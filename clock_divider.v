==> flow/design.v <==
module clock_divider (clk_in, division, clk_out);
input clk_in;
output reg clk_out = 0;
input wire [25:0] division;
integer counter_clk;
initial begin
	clk_out = 0;
	counter_clk = 0;
end
always @(posedge clk_in) begin
	if (counter_clk == division - 'd1) begin
	   counter_clk <= 'd0;
		clk_out <= 1;
	end else begin
		counter_clk <= counter_clk + 'd1;
		clk_out <= 0;
	end
end
endmodule
-- Step by step through the tools: clock_divider
Tool output for the design above, in the order of the flow.
Lines are those of the file above, counted from 1.
Operators: Yosys type, input widths -> output width; for muxes data width and select width s.
Cell names lack the library's common part.
The mark -- stands for no value.
- design top: clock_divider
- clock: clk_in
- cell library: sky130hd
- timing corner: tt_025C_1v80

-- Word level
Counts by Yosys on the flattened word-level netlist (proc, flatten, opt, wreduce; memories kept). Register bits leave out memories and registers merged into their read ports (data or address); mux counts leave out enables and synchronous resets folded into registers. Print and check cells are left out. Cells with the same type and inputs are merged into one.
- multiplexer cells: 1
- noted equality and inequality tests: 1
- noted multipliers: 0
- noted bitwise operators: 0
- reductions and logical operators: 0
- $lt $le $gt $ge: 0
- add/sub/neg operators at 2
- div/mod/pow operators at 0
- noted shifts and indexed selects: 0
- operators by type and width (kind ; number):
    $add 32x1->32 const B ; 1
    $eq 32x32->1 ; 1
    $sub 26x1->27 const B ; 1
    $mux 1 ; 1
- flip-flop bits (word level) at 33
- memory bits (writable) at 0
- latch bits: 0
- clocked read ports x word width at 0
- noted memory bits (read-only): 0
- noted memory cells: 0
- bits of input ports at 27

-- Longest topological paths
Yosys ltp: most cells in a row. Word level: on the elaborated netlist, between registers, memories and ports. Mapped: between sequential cells and ports; inverters and the memories' decode and read muxes count.
- depth in word-level cells at 3
- ABC_AREA at 0
- depth in mapped cells: 11
- gate-level depth less buffers at 9

-- After synthesis
Source: synth_stat.txt of the flow (Yosys; design flattened, memories mapped). It holds for the ABC_AREA given above (unset counts as 0); a run with the other value may have another netlist.
- cells by type (cell ; number):
    dfxtp_1 ; 33
    xnor2_1 ; 35
    xor2_1 ; 29
    a21oi_1 ; 35
    nand3_1 ; 16
    nand2_1 ; 19
    nand4_1 ; 11
    nor2_1 ; 18
    nor3_1 ; 11
    clkbuf_1 ; 10
    nor4_1 ; 6
    or4_1 ; 5
    mux2i_1 ; 3
    o31ai_1 ; 4
    nor4b_1 ; 3
    ha_1 ; 2
    nor4_2 ; 2
    nor4b_4 ; 1
Other cell types: 36; their cells: 55.
- mapped cells: 298
- noted sequential part of the area: 660.6 um^2
- synthesis area: 2452.4 um^2
- noted mapped flip-flops: 33
- buffer cells at 11

-- Worst setup path after synthesis
Source: OpenSTA report_checks on the synthesized netlist (no wires, ideal clock, input and output delay 20% of the period each), path of least setup slack; recovery checks are left aside. Register names are those of the netlist, which keeps one name where synthesis merged equal registers.
- path type: input to register
- start point: input division[0]
- end point: register clk_out
- path delay at 2.453 ns
- input delay at 0.774 ns
- noted data required time: 3.782 ns
- arrival at 3.139 ns
- buffers on the path at 0
- path slack: 0.643 ns
- library setup time at 0.088 ns
- clock period at 3.87 ns
- stages on the path at 7
- noted synthesis period reached: 3.227 ns
"path delay" = arrival - input delay + setup time.
"stages on the path": output pins that drive a net of the path, with the launching flip-flop's if there is one; two outputs of one cell count as two.
"synthesis period reached" is the clock period less the worst setup slack; recovery checks do not enter. This is arithmetic on one report: input and output delays are still those of the set period (20% each).
The rows between start and end are the longest chain of elaborated cells between them; the timing report does not say that the signal goes this way. Where chains are equally long, one stands for them.
A line is the first line of the expression or statement that the cell stems from. Yosys adds cells for indexed reads and writes and turns some case tables into memories.
- cells stage by stage: or4_1 > nor4_1 > nand3_1 > xnor2_1 > or4_1 > or4_1 > nor4_2
- cells in the longest elaborated chain at 3
- ends and longest elaborated chain, post-synthesis (what ; RTL line ; source):
    from (decl) ; 4 ; input wire [25:0] division;
    $sub 26x1->27 ; 11 ; if (counter_clk == division - 'd1) begin
    $eq 32x32->1 ; 11 ;
    $mux 1 ; 11 ;
    to (assign) ; 13 ; clk_out <= 1;
    to (assign) ; 16 ; clk_out <= 0;
    to (decl) ; 3 ; output reg clk_out = 0;

-- Timing after layout
From the final timing report of run 1: the path of least setup slack in the routed layout; clock arrival at registers is part of the times.
- path type: input to register
- start point: input division[0]
- end point: register counter_clk[19]
- library setup time at 0.16 ns
- arrival at 4.83 ns
- buffers on the path at 2
- stages on the path at 11
- noted data required time: 6.43 ns
- path slack: 1.60 ns
- clock period at 6.31 ns
- input delay at 1.26 ns
The rows between start and end are the longest chain of elaborated cells between them; the timing report does not say that the signal goes this way. Where chains are equally long, one stands for them.
- cells stage by stage: clkdlybuf4s50_1 > inv_1 > ha_1 > nor4b_4 > nand3_1 > nor2_1 > xnor2_1 > mux2_2 > nor4bb_4 > buf_4 > a21boi_0
- cells in the longest elaborated chain at 2
- ends and longest elaborated chain, after layout (what ; RTL line ; source):
    from (decl) ; 4 ; input wire [25:0] division;
    $sub 26x1->27 ; 11 ; if (counter_clk == division - 'd1) begin
    $eq 32x32->1 ; 11 ;
    to (assign) ; 12 ; counter_clk <= 'd0;
    to (assign) ; 15 ; counter_clk <= counter_clk + 'd1;
    to (decl) ; 5 ; integer counter_clk;

Subject: flow runs of clock_divider

Hi,

Design clock_divider on sky130hd. What follows are 2 stored runs of the flow, each under its own settings; their order means nothing. The constraints put input and output delay at 20% of the set period each and load the outputs with 0.01 pF.
"clock period reached" means the clock period less the worst setup slack. The figure is calculated, with input and output delays left at 20% of the set period.
"worst path time" = time allowed to the worst setup path (clock period - input delay - output delay, where it has them) - its slack; a late launch clock adds to it, a late capture clock takes from it.

Run 1
Settings were period_ns = 6.31; CORE_UTILIZATION = 21; PLACE_DENSITY_LB_ADDON = 0.29; CORE_MARGIN = 2; TNS_END_PERCENT = 45; GPL_TIMING_DRIVEN = 1; GPL_ROUTABILITY_DRIVEN = 0; CTS_CLUSTER_SIZE = 46; CAP_MARGIN = 15; SLEW_MARGIN = 20
- utilization of the finished layout: 26.8 %
- worst hold slack in the final report at 0.502 ns
- post-synthesis cell area at 2452.4 um^2
- worst path time: 3.45 ns
- worst setup path kind: input to register
- sum of negative setup slack: 0.000 ns
- standard-cell area after routing: 3059.2 um^2
- total die area: 12558.6 um^2
- clock period reached at 4.714 ns
- noted the worst setup slack after layout: 1.596 ns

Run 2
Settings were period_ns = 3.74; CORE_UTILIZATION = 30; CAP_MARGIN = 20; CORE_MARGIN = 2; SLEW_MARGIN = 20
- utilization of the finished layout: 39.3 %
- worst hold slack in the final report at 0.521 ns
- post-synthesis cell area at 2452.4 um^2
- worst path time: 2.77 ns
- worst setup path kind: input to register
- sum of negative setup slack: 0.000 ns
- standard-cell area after routing: 3069.2 um^2
- total die area: 8913.2 um^2
- clock period reached at 3.514 ns
- noted the worst setup slack after layout: 0.226 ns

Regards
