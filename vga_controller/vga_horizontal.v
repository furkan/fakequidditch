==> flow/design.v <==
module vga_horizontal (
	input clk,
	output reg next_line,
	output reg [9:0] x
);
	initial begin
		x = 0;
		next_line = 0;
	end
	always @(posedge clk) begin
		if (x < 799) begin
			x <= x + 1;
			next_line <= 0;
		end else begin
			x <= 0;
			next_line <= 1;
		end
	end
endmodule
## Reports on vga_horizontal

The steps from the RTL of vga_horizontal to its reports follow in flow order.
Lines are those of the file above, counted from 1.
Operators: Yosys type, input widths -> output width; for muxes data width and select width s.
Cell names lack the library's common part.
A cell with -- has no value.

- Top module: vga_horizontal
- Clock input: clk
- Cell library: sky130hd
- Corner: tt_025C_1v80

## After elaboration

Counts by Yosys on the flattened word-level netlist (proc, flatten, opt, wreduce; memories kept). Register bits leave out memories and registers merged into their read ports (data or address); mux counts leave out enables and synchronous resets folded into registers. Print and check cells are left out. Cells with the same type and inputs are merged into one.

- Flip-flop bits (word level): 11
- Elaborated cells: 5
- Bits of input ports: 1

- Mux-type cells: 1
- $add $sub $neg: 1
- Order comparisons: 1

Operators by type and width:

| cell | count |
|---|---|
| $add 10x1->10 const B | 1 |
| $lt 10x10->1 const B | 1 |
| $mux 1 | 1 |

## Logic depth

Depth = most cells in a row (Yosys ltp): at word level without a register or memory, in the mapped netlist without a sequential cell, where the memories' decode and read muxes count.

- Depth in word-level cells: 2
- ABC_AREA: 0
- Depth in mapped cells: 4

## After synthesis

Yosys stat after the flow's synthesis: flattened, memories mapped to cells. It holds for the ABC_AREA given above (unset counts as 0); a run with the other value may have another netlist.

Cells by type:

| type | count |
|---|---|
| dfxtp_1 | 11 |
| nand2_1 | 7 |
| nand3_1 | 4 |
| a31oi_1 | 3 |
| o311ai_0 | 2 |
| xor2_1 | 2 |
| or4_1 | 2 |
| ha_1 | 1 |
| nand4_1 | 2 |
| inv_1 | 3 |
| nor2_1 | 3 |
| o21ba_2 | 1 |
| or4b_1 | 1 |
| o41ai_1 | 1 |
| xnor2_1 | 1 |
| o211ai_1 | 1 |
| o21a_1 | 1 |
| nor2b_1 | 1 |

Other cell types: 2; their cells: 2.

- Cells in the netlist: 49
- Chip area (Yosys): 451.7 um^2
- Area of sequential cells: 220.2 um^2
- Flip-flops: 11

## Worst setup path after synthesis

Source: OpenSTA report_checks on the synthesized netlist (no wires, ideal clock, input and output delay 20% of the period each), path of least setup slack; recovery checks are left aside. Register names are those of the netlist, which keeps one name where synthesis merged equal registers.

- Kind: register to register
- Start: register x[0]
- End: register x[5]
- Arrival: 1,372 ps
- Stages on the path: 5
- Setup time: 115 ps
- Setup slack: 283 ps
- Path delay: 1,487 ps
- Period: 1,770 ps
- Path buffers: 0
- Period reached after synthesis: 1,487 ps

"path delay" = arrival - input delay + setup time.
"stages on the path" counts driving pins, that of a launching flip-flop among them; a cell with two outputs on the path counts twice.
"period reached after synthesis" = period - worst setup slack (recovery checks aside). The figure is calculated, with input and output delays left at 20% of the set period.
Between the ends stands the longest chain of elaborated cells between them, by number of cells; it is not shown to be the way that was timed. Of several equally long chains one is given.
A line is the first line of the expression or statement that the cell stems from. Yosys adds cells for indexed reads and writes and turns some case tables into memories.

- Cell sequence: dfxtp_1 ha_1 nand4_1 a31oi_1 o21ba_2
- Cells in the longest elaborated chain: 1

RTL lines, path post-synthesis:

| what | line | source |
|---|---|---|
| start: declaration | 4 | `output reg [9:0] x` |
| start: assignment | 12 | `x <= x + 1;` |
| start: assignment | 15 | `x <= 0;` |
| $add 10x1->10 | 12 |  |
| end: assignment | 12 |  |
| end: assignment | 15 |  |
| end: declaration | 4 |  |

## Timing after layout

From the final timing report of run 1: the path of least setup slack in the routed layout; clock arrival at registers is part of the times.
The report prints the path's times to 10 ps; the period is as set.

- Kind: register to output
- Start: register x[8]
- End: output port x[8]
- Path buffers: 1
- Setup slack: 960 ps
- Arrival: 1,320 ps
- Period: 2,850 ps
- Stages on the path: 2

- Cell sequence: dfxtp_1 clkdlybuf4s50_1
- Cells in the longest elaborated chain: 0

RTL lines, path after layout:

| what | line | source |
|---|---|---|
| start: declaration | 4 | `output reg [9:0] x` |
| start: assignment | 12 | `x <= x + 1;` |
| start: assignment | 15 | `x <= 0;` |
| end: declaration | 4 |  |

FLOW RESULTS
============

Flow measurements of vga_horizontal on sky130hd: 2 stored runs with different settings, listed in no order. Input and output delays are each 20% of the period that was set; the output load is 0.01 pF.
"clock period reached" = clock period - worst setup slack. The figure is calculated, with input and output delays left at 20% of the set period.
"critical setup path time": the worst setup path's part of the clock period (all of it between registers, 20% less for each end at a port) less its slack. A launch clock that arrives late makes it longer, a capture clock that arrives late makes it shorter.
By "power consumption" is meant OpenSTA's value without simulated activity: inputs other than the clock are taken to toggle once in ten clock periods, and the tool carries that through the logic.
"critical setup path time" is known to 10 ps.
Among the settings, - means not set for that run.
Among the results, - means that no value is shown for the run.

| setting or result | run 1 | run 2 |
|---|---|---|
| period_ns | 2.85 | 2.1 |
| CORE_UTILIZATION | 30 | 45 |
| SETUP_SLACK_MARGIN | 0.57 | -0.15 |
| PLACE_DENSITY_LB_ADDON | 0.2 | 0.21 |
| CORE_ASPECT_RATIO | 0.93 | 1.05 |
| CELL_PAD_IN_SITES_GLOBAL_PLACEMENT | 0 | 3 |
| CELL_PAD_IN_SITES_DETAIL_PLACEMENT | 2 | - |
| TNS_END_PERCENT | 90 | 15 |
| GPL_ROUTABILITY_DRIVEN | 1 | - |
| CAP_MARGIN | 15 | 20 |
| MIN_ROUTING_LAYER | met2 | - |
| CORE_MARGIN | 2 | 2 |
| SLEW_MARGIN | 20 | 20 |
| GPL_TIMING_DRIVEN | - | 1 |
| CTS_CLUSTER_SIZE | - | 99 |
| CTS_CLUSTER_DIAMETER | - | 22 |
| power consumption (µW) | 258.2 | - |
| overall die area (um^2) | 1,832.2 | - |
| standard-cell area after layout (um^2) | 606.8 | - |
| critical setup path time (ps) | 1,320 | - |
| worst setup path type | register to output | - |
| worst setup slack after layout (ps) | 955 | - |
| Yosys chip area after synthesis (um^2) | 451.7 | - |
| clock period reached (ps) | 1,895 | - |

Run 2: did not finish, placement stopped with FLW-0024
