==> flow/design.v <==
module vga_vertical (
	input clk,
	input next_line,
	output reg [9:0] y
);
	initial begin
		y = 0;
	end
	always @(posedge clk) begin
		if (next_line == 1) begin
			if (y < 524) begin
				y <= y + 1;
			end else begin
				y <= 0;
			end
		end
	end
endmodule
### From RTL to reports: vga_vertical

The steps from the RTL of vga_vertical to its reports follow in flow order.
Line numbers count from 1 in the design file above.
Operators carry their Yosys type and port widths (W data, S select, Z words).
Library cell names are shortened.
A cell with -- has no value.

| set-up | value |
|---|---|
| top module | vga_vertical |
| clock | clk |
| standard-cell library | sky130hd |
| corner | tt_025C_1v80 |

### Elaborated design

Yosys after proc, flatten, opt, wreduce and memory -nomap, before mapping. Enables and synchronous resets that opt folds into registers are not counted as muxes. Memory bits, and registers merged into a memory's read port (data or address), are not among the register bits. Print and check cells are not counted. Equal cells are merged and count once.

| operators by class | value |
|---|---|
| add/subtract/negate cells | 1 |
| order comparisons | 1 |

Operator list:

| operator | number |
|---|---|
| $add A10 B1 Y10 const B | 1 |
| $lt A10 B10 Y1 const B | 1 |

| bit counts | value |
|---|---|
| output and inout bits | 10 |
| word-level cells | 3 |
| bits of input ports | 2 |
| flip-flop bits (word level) | 10 |

### Logic depth

Longest topological path by Yosys (ltp), each cell counted once; first at word level (registers and memories cut), then after technology mapping (sequential cells cut; the memories' decode and read muxes count).

| logic depth | value |
|---|---|
| depth in word-level cells | 1 |
| ABC_AREA | 1 |
| gate-level depth with buffers | 8 |

### Synthesis result

Yosys stat after the flow's synthesis: flattened, memories mapped to cells. It holds for the ABC_AREA given above (unset counts as 0); a run with the other value may have another netlist.
Totals and module areas in this step are rounded.

| mapped netlist | value |
|---|---|
| cells in the netlist | 74 |
| cell area after synthesis | 646.9 um^2 |
| sequential part of the area | 300.3 um^2 |
| flip-flop cells | 10 |

Cells by type:

| cell type | number |
|---|---|
| edfxtp_1 | 10 |
| nand2_1 | 21 |
| nor2_2 | 8 |
| inv_1 | 11 |
| nor2_4 | 2 |
| nand3_1 | 4 |
| nand3_2 | 2 |
| nor2_8 | 1 |
| xor2_1 | 2 |
| nor2_1 | 4 |
| ha_1 | 1 |
| nand2_2 | 2 |
| o21ai_1 | 2 |
| o21ai_2 | 1 |
| xnor2_1 | 1 |
| clkinv_2 | 1 |
| inv_2 | 1 |

### Timing after synthesis

Source: OpenSTA report_checks on the synthesized netlist (no wires, ideal clock, input and output delay 20% of the period each), path of least setup slack; recovery checks are left aside. Register names are those of the netlist, which keeps one name where synthesis merged equal registers.

| timing path post-synthesis | value |
|---|---|
| kind | register to register |
| start point | register y[0] |
| end point | register y[8] |
| setup time | 0.249 ns |
| path buffers | 0 |
| arrival | 1.098 ns |
| stages | 9 |
| required time | 1.901 ns |
| path slack | 0.802 ns |
| delay of the path | 1.347 ns |
| period | 2.15 ns |
| synthesis period reached | 1.348 ns |

"delay of the path" = arrival - input delay + setup time.
"stages" counts driving pins, that of a launching flip-flop among them; a cell with two outputs on the path counts twice.
"synthesis period reached" is the clock period less the worst setup slack; recovery checks do not enter. This is arithmetic on one report: input and output delays are still those of the set period (20% each).
Between the ends stands the longest chain of elaborated cells between them, by number of cells; it is not shown to be the way that was timed. Of several equally long chains one is given.
Each line given opens the expression or statement behind the cell; cells for indexed reads and writes are added by Yosys, which also makes memories of some case tables.

| on the way, post-synthesis | value |
|---|---|
| cell sequence | edfxtp_1 -> ha_1 -> inv_1 -> nor2_4 -> nand2_1 -> nand2_1 -> nand2_1 -> nand2_1 -> inv_1 |
| cells in the longest elaborated chain | 1 |

RTL lines, path post-synthesis:

| item | line | source |
|---|---|---|
| from (decl) | 4 | `output reg [9:0] y` |
| from (assign) | 12 | `y <= y + 1;` |
| from (assign) | 14 | `y <= 0;` |
| $add A10 B1 Y10 | 12 |  |
| to (assign) | 12 |  |
| to (assign) | 14 |  |
| to (decl) | 4 |  |

### Timing after layout

Path of least setup slack in the final report of record 1 (OpenROAD, finished layout, wires in). Where an end is a register, its clock arrival counts in the times.

| timing path after layout | value |
|---|---|
| kind | register to register |
| start point | register y[1] |
| end point | register y[8] |
| arrival | 1.35 ns |
| required time | 1.30 ns |
| stages | 10 |
| path slack | -0.05 ns |
| period | 1.26 ns |
| path buffers | 1 |
| setup time | 0.23 ns |

Between the ends stands the longest chain of elaborated cells between them, by number of cells; it is not shown to be the way that was timed. Of several equally long chains one is given.

| on the way, after layout | value |
|---|---|
| cell sequence | edfxtp_1 -> buf_6 -> ha_4 -> inv_2 -> nor2_4 -> nand2_1 -> nand2_1 -> nand2_1 -> nand2_1 -> inv_1 |
| cells in the longest elaborated chain | 1 |

RTL lines, path after layout:

| item | line | source |
|---|---|---|
| from (decl) | 4 | `output reg [9:0] y` |
| from (assign) | 12 | `y <= y + 1;` |
| from (assign) | 14 | `y <= 0;` |
| $add A10 B1 Y10 | 12 |  |
| to (assign) | 12 |  |
| to (assign) | 14 |  |
| to (decl) | 4 |  |

Appendix: measured runs

Record of 2 stored runs of the RTL-to-layout flow on vga_vertical, platform sky130hd. The runs are unordered. Constraints: input delay and output delay 20% of the set period each, output load 0.01 pF.
"critical path time": the worst setup path's part of the clock period (all of it between registers, 20% less for each end at a port) less its slack. A launch clock that arrives late makes it longer, a capture clock that arrives late makes it shorter.
The measured numbers are rounded.
Among the settings, - means not set for that run.

| run name | period_ns | CORE_UTILIZATION | SETUP_SLACK_MARGIN | PLACE_DENSITY_LB_ADDON | CORE_ASPECT_RATIO | ABC_AREA | SLEW_MARGIN | MIN_ROUTING_LAYER | CAP_MARGIN | CORE_MARGIN | HOLD_SLACK_MARGIN | TNS_END_PERCENT | MAX_ROUTING_LAYER | area of the synthesized netlist (um^2) | full die area (um^2) | standard-cell area of the final layout (um^2) | post-route utilization (%) | setup slack of the worst path (ns) | setup total negative slack (ns) | worst-case hold slack (ns) | critical path time (ns) | class of the worst setup path |
|---|---|---|---|---|---|---|---|---|---|---|---|---|---|---|---|---|---|---|---|---|---|---|
| record 1 | 1.26 | 36 | 0.37 | 0.07 | 1.01 | 1 | 20 | met2 | 20 | 2 | - | - | - | 646.9 | 2152 | 1100 | 64.4 | -0.052 | -0.146 | 0.473 | 1.31 | register to register |
| record 2 | 1.92 | 21 | - | - | - | - | 35 | - | 20 | 2 | 0.19 | 35 | met5 | 506.7 | 2822 | 678.1 | 30.1 | 0.201 | 0.000 | 0.627 | 1.33 | register to output |
